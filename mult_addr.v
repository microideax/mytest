==> flow/design.v <==
module mult_addr(clk,rst_n,feature_in,kernel,feature_out);
input clk;
input rst_n;
input[25*9-1:0] feature_in;
input[25*2-1:0] kernel;
output[8:0] feature_out;
wire[8:0] mult_out[24:0];
wire[8:0] adder_tree_wire[48:0];
wire[48:0]carry_wire;
assign feature_out = adder_tree_wire[0];
genvar i;
generate
for(i=0;i<25;i=i+1) begin:conv_mult
    select_unit my_select_unit(
        .clk(clk),
        .rst_n(rst_n),
        .feature_in(feature_in[i*9+8:i*9]),
        .kernel(kernel[i*2+1:i*2]),
        .mult_out(mult_out[i])
    );
end
endgenerate
generate
    for(i=0;i<25;i=i+1) begin:mult_out_shift
        assign adder_tree_wire[i+24] = mult_out[i];
    end
endgenerate
assign carry_wire[48:24] =25'd0;
generate 
    for(i=48;i>=1;i=i-2) begin:conv_add
    adder_unit my_adder_unit(
        .clk(clk),
        .rst_n(rst_n),
        .adder_a(adder_tree_wire[i-1]),
        .adder_b(adder_tree_wire[i]),
        .carry_a(carry_wire[i-1]),
        .carry_b(carry_wire[i]),
        .adder_out(adder_tree_wire[(i/2)-1]),
        .carry_out(carry_wire[(i/2)-1])
    );
    end
endgenerate
endmodule
module select_unit(clk,rst_n,feature_in,kernel,mult_out);
input clk;
input rst_n;
input signed [8:0] feature_in;
input signed [1:0] kernel;
output [8:0]mult_out;
reg signed [8:0]product;
always@(posedge clk or negedge rst_n)
    begin
        if(!rst_n)
            product <= 9'b0;
        else
            if(kernel == 0)
                product <= 0;
            else if(kernel == -1)
                product <= -feature_in;
            else if(kernel == 1)
                product <= feature_in;
    end
assign mult_out = product;
endmodule
module adder_unit(clk,rst_n,adder_a,adder_b,carry_a,carry_b,adder_out,carry_out);
input clk;
input rst_n;
input [8:0] adder_a;
input [8:0] adder_b;
input carry_a;
input carry_b;
output [8:0]adder_out;
output carry_out;
reg [8+1:0]sum;
always@(posedge clk or negedge rst_n)
begin
    if(!rst_n)
        sum <= 10'b0;
    else
        sum <= adder_a + adder_b;
end
assign adder_out = sum[8:0];
assign carry_out = sum[9]; 
endmodule
# Tool chain data of mult_addr
# The steps from the RTL of mult_addr to its reports follow in flow order.
# Line numbers count from 1 in the design file above.
# Library cell names are shortened.
setup:
  top_module: "mult_addr"
  clock_port: "clk"
  library: "sky130hd"
  lib_corner: "tt_025C_1v80"

# After elaboration
# Yosys after proc, flatten, opt, wreduce and memory -nomap, before mapping. Print and check cells are not counted. Equal cells are merged and count once.
word_totals:
  input_bits: 277
  out_inout_bits: 9
  ff_bits: 441
  elab_cells: 273
op_classes:
  n_mux: 75
  reduce_logical: 50
  eq_ne: 50
  addsub: 49
ops:
  columns: ["cell", "count"]
  rows:
  - ["9-bit 2-to-1 mux", 75]
  - ["9-bit negator", 25]
  - ["9-bit adder", 24]
  - ["3-bit nonzero test", 25]
  - ["2-bit by 1-bit equality test with 1-bit output with constant B", 25]
  - ["2-bit equality test with constant B", 25]
  - ["2-bit zero test", 25]

# Logic depth
# Yosys ltp: most cells in a row. Word level: on the elaborated netlist, between registers, memories and ports. Mapped: between sequential cells and ports; inverters and the memories' decode and read muxes count.
logic_depth:
  word_depth: 4
  ABC_AREA: 1
  depth_mapped: 9
  mapped_depth_nobuf: 9

# Netlist
# Source: synth_stat.txt of the flow (Yosys; design flattened, memories mapped). It holds for the ABC_AREA given above (unset counts as 0); a run with the other value may have another netlist.
synth_totals:
  seq_area_um2: 11035.6
  buffers: 26
  mapped_cells: 3677
  area_um2: 27846.7
  ff_cells: 441
by_type:
  columns: ["cell_type", "count", "area_total_um2"]
  rows:
  - ["dfrtp_1", 441, 1.1E+04]
  - ["nand2_1", 1130, 4.24E+03]
  - ["ha_1", 217, 2.72E+03]
  - ["nand3_1", 415, 2.08E+03]
  - ["inv_1", 483, 1.81E+03]
  - ["xor2_1", 95, 832.048]
  - ["nor2_1", 193, 724.445]
  - ["o21ai_0", 132, 660.634]
  - ["a21oi_1", 120, 600.576]
  - ["fa_1", 24, 480.461]
  - ["o21bai_1", 61, 457.939]
  - ["o21ai_1", 64, 320.307]
  - ["nand4_1", 44, 275.264]
  - ["o211ai_1", 35, 262.752]
  - ["inv_2", 59, 221.462]
  - ["nand3b_1", 24, 180.173]
  - ["a21o_1", 22, 165.158]
  - ["nor2_2", 22, 137.632]
# Other cell types: 12; their cells: 96.

# Path before layout
# Path of least setup slack by OpenSTA after synthesis, without wires, with an ideal clock, recovery checks aside; 20% of the period is set as input and as output delay. Where synthesis merged equal registers, the netlist keeps one of their names.
synth_timing:
  path_type: "input -> register"
  start: "in feature_in[63]"
  end: "reg (no name shown)"
  launch_ns: 0.862
  in_delay_ns: 0.862
  t_required_ns: 4.194
  arrival_ns: 1.526
  tclk_ns: 4.31
  path_slack_ns: 2.668
  path_buffers: 0
  setup_time_ns: 0.116
  path_stages: 9
  delay_ns: 0.780
  synth_period_reached_ns: 1.642
# "delay_ns" = arrival - input delay + setup time.
# "path_stages": output pins that drive a net of the path, with the launching flip-flop's if there is one; two outputs of one cell count as two.
# "synth_period_reached_ns" is the clock period less the worst setup slack; recovery checks do not enter. This is arithmetic on one report: input and output delays are still those of the set period (20% each).
# The rows between start and end are the longest chain of elaborated cells between them; the timing report does not say that the signal goes this way. Where chains are equally long, one stands for them.
# A line is the first line of the expression or statement that the cell stems from. Yosys adds cells for indexed reads and writes and turns some case tables into memories.
synth_between:
  path_cell_list: "inv_1 > ha_1 > nand2_1 > nor2_2 > nand2_1 > nand2_1 > nand2_1 > nand2_1 > nand2_1"
  elab_chain_cells: 3
  cells_between: 3
  cone_lines: 3
  cone_classes: "add/sub (1); mux (2)"
synth_lines:
  columns: ["item", "line_no", "text"]
  rows:
  - ["start: declaration", 4, "input[25*9-1:0] feature_in;"]
  - ["9-bit negator", 59, null]
  - ["9-bit 2-to-1 mux", 58, "else if(kernel == -1)"]
  - ["9-bit 2-to-1 mux", 56, "if(kernel == 0)"]
  - ["end: assignment", 59, null]
  - ["end: assignment", 61, null]
  - ["end: declaration", 50, null]

# Path in the finished layout
# From the final timing report of job 1: the path of least setup slack in the routed layout; clock arrival at registers is part of the times.
layout_timing:
  path_type: "register -> output"
  start: "reg conv_add[2].my_adder_unit.sum[0]"
  end: "out feature_out[0]"
  out_delay_ns: 0.35
  path_buffers: 1
  arrival_ns: 1.33
  path_stages: 2
  launch_ns: 0.60
  t_required_ns: 1.41
  tclk_ns: 1.76
  path_slack_ns: 0.08
layout_between:
  path_cell_list: "dfrtp_1 > clkdlybuf4s15_1"
  elab_chain_cells: 0
  cells_between: 0
  cone_lines: 0
layout_lines:
  columns: ["item", "line_no", "text"]
  rows:
  - ["start: declaration", 74, "reg [8+1:0]sum;"]
  - ["start: assignment", 78, "sum <= 10'b0;"]
  - ["start: assignment", 80, "sum <= adder_a + adder_b;"]
  - ["end: declaration", 6, "output[8:0] feature_out;"]

FLOW RESULTS
============

Stored flow runs of mult_addr (2 of them; Yosys, OpenROAD, sky130hd). They differ in their settings and are not a sequence. Constraints: input delay and output delay 20% of the set period each, output load 0.01 pF.
"achievedPeriod_ns": clock period set for the run, less the worst setup slack. It is reckoned from that one timing run; input and output delays stay at 20% of the period that was set.
"worst_path_ns" means the part of the period allowed to the worst setup path (the constraints hold back 20% at inputs and 20% at outputs) less its slack; where the path has registers, the arrival times of their clocks count too.
"totalPower_w" rests on the timing tool's default activity at the inputs, not on a simulated workload.

--- job 1 ---
==> flow/run.sh <==
#!/bin/bash
# the make line also repeats the synthesis and layout settings of config.mk as NAME=value (left out here)
make -C /OpenROAD-flow-scripts/flow DESIGN_CONFIG=/design/flow/config.mk WORK_HOME=/design/flow/orfs CLKGATE_MAP_FILE= finish
==> flow/config.mk <==
export PLATFORM = sky130hd
export DESIGN_NAME = mult_addr
export DESIGN_NICKNAME = mult_addr
export VERILOG_FILES = /design/flow/design.v
export SDC_FILE = /design/flow/constraint.sdc
export NUM_CORES = 4
export LEC_CHECK = 0
export ABC_AREA = 1
export CAP_MARGIN = 15
export CELL_PAD_IN_SITES_DETAIL_PLACEMENT = 2
export CORE_ASPECT_RATIO = 0.79
export CORE_MARGIN = 9
export CORE_UTILIZATION = 28
export GPL_TIMING_DRIVEN = 1
export MAX_ROUTING_LAYER = met4
export PLACE_DENSITY_LB_ADDON = 0.04
export SLEW_MARGIN = 20
==> flow/constraint.sdc <==
create_clock -name core_clock -period 1.76 [get_ports {clk}]
set_input_delay 0.3520 -clock core_clock [delete_from_list [all_inputs] [get_ports {clk}]]
set_output_delay 0.3520 -clock core_clock [all_outputs]
set_load 0.01 [all_outputs]

==> results, as YAML <==
results:
  synth_area_um2: 27846.7
  achievedPeriod_ns: 1.679
  total_negative_slack_ns: 0.000
  final_stdcell_area_um2: 34719.5
  totalPower_w: 0.041513
  finish.utilization_pct: 35.3
  worst_path_ns: 1.33
  worstPathKind: "register -> output"
  timing.setup.ws_ns: 0.081
  die_um2: 111209.0

--- job 2 ---
==> flow/run.sh <==
#!/bin/bash
# the make line also repeats the synthesis and layout settings of config.mk as NAME=value (left out here)
make -C /OpenROAD-flow-scripts/flow DESIGN_CONFIG=/design/flow/config.mk WORK_HOME=/design/flow/orfs CLKGATE_MAP_FILE= finish
==> flow/config.mk <==
export PLATFORM = sky130hd
export DESIGN_NAME = mult_addr
export DESIGN_NICKNAME = mult_addr
export VERILOG_FILES = /design/flow/design.v
export SDC_FILE = /design/flow/constraint.sdc
export NUM_CORES = 4
export LEC_CHECK = 0
export ABC_AREA = 0
export CAP_MARGIN = 5
export CELL_PAD_IN_SITES_GLOBAL_PLACEMENT = 3
export CORE_MARGIN = 2
export CORE_UTILIZATION = 60
export GPL_ROUTABILITY_DRIVEN = 1
export MIN_ROUTING_LAYER = met2
export SETUP_SLACK_MARGIN = 0.33
export SLEW_MARGIN = 0
==> flow/constraint.sdc <==
create_clock -name core_clock -period 1.26 [get_ports {clk}]
set_input_delay 0.2520 -clock core_clock [delete_from_list [all_inputs] [get_ports {clk}]]
set_output_delay 0.2520 -clock core_clock [all_outputs]
set_load 0.01 [all_outputs]

==> results, as YAML <==
outcome: "unfinished; error GPL-0301 in placement"
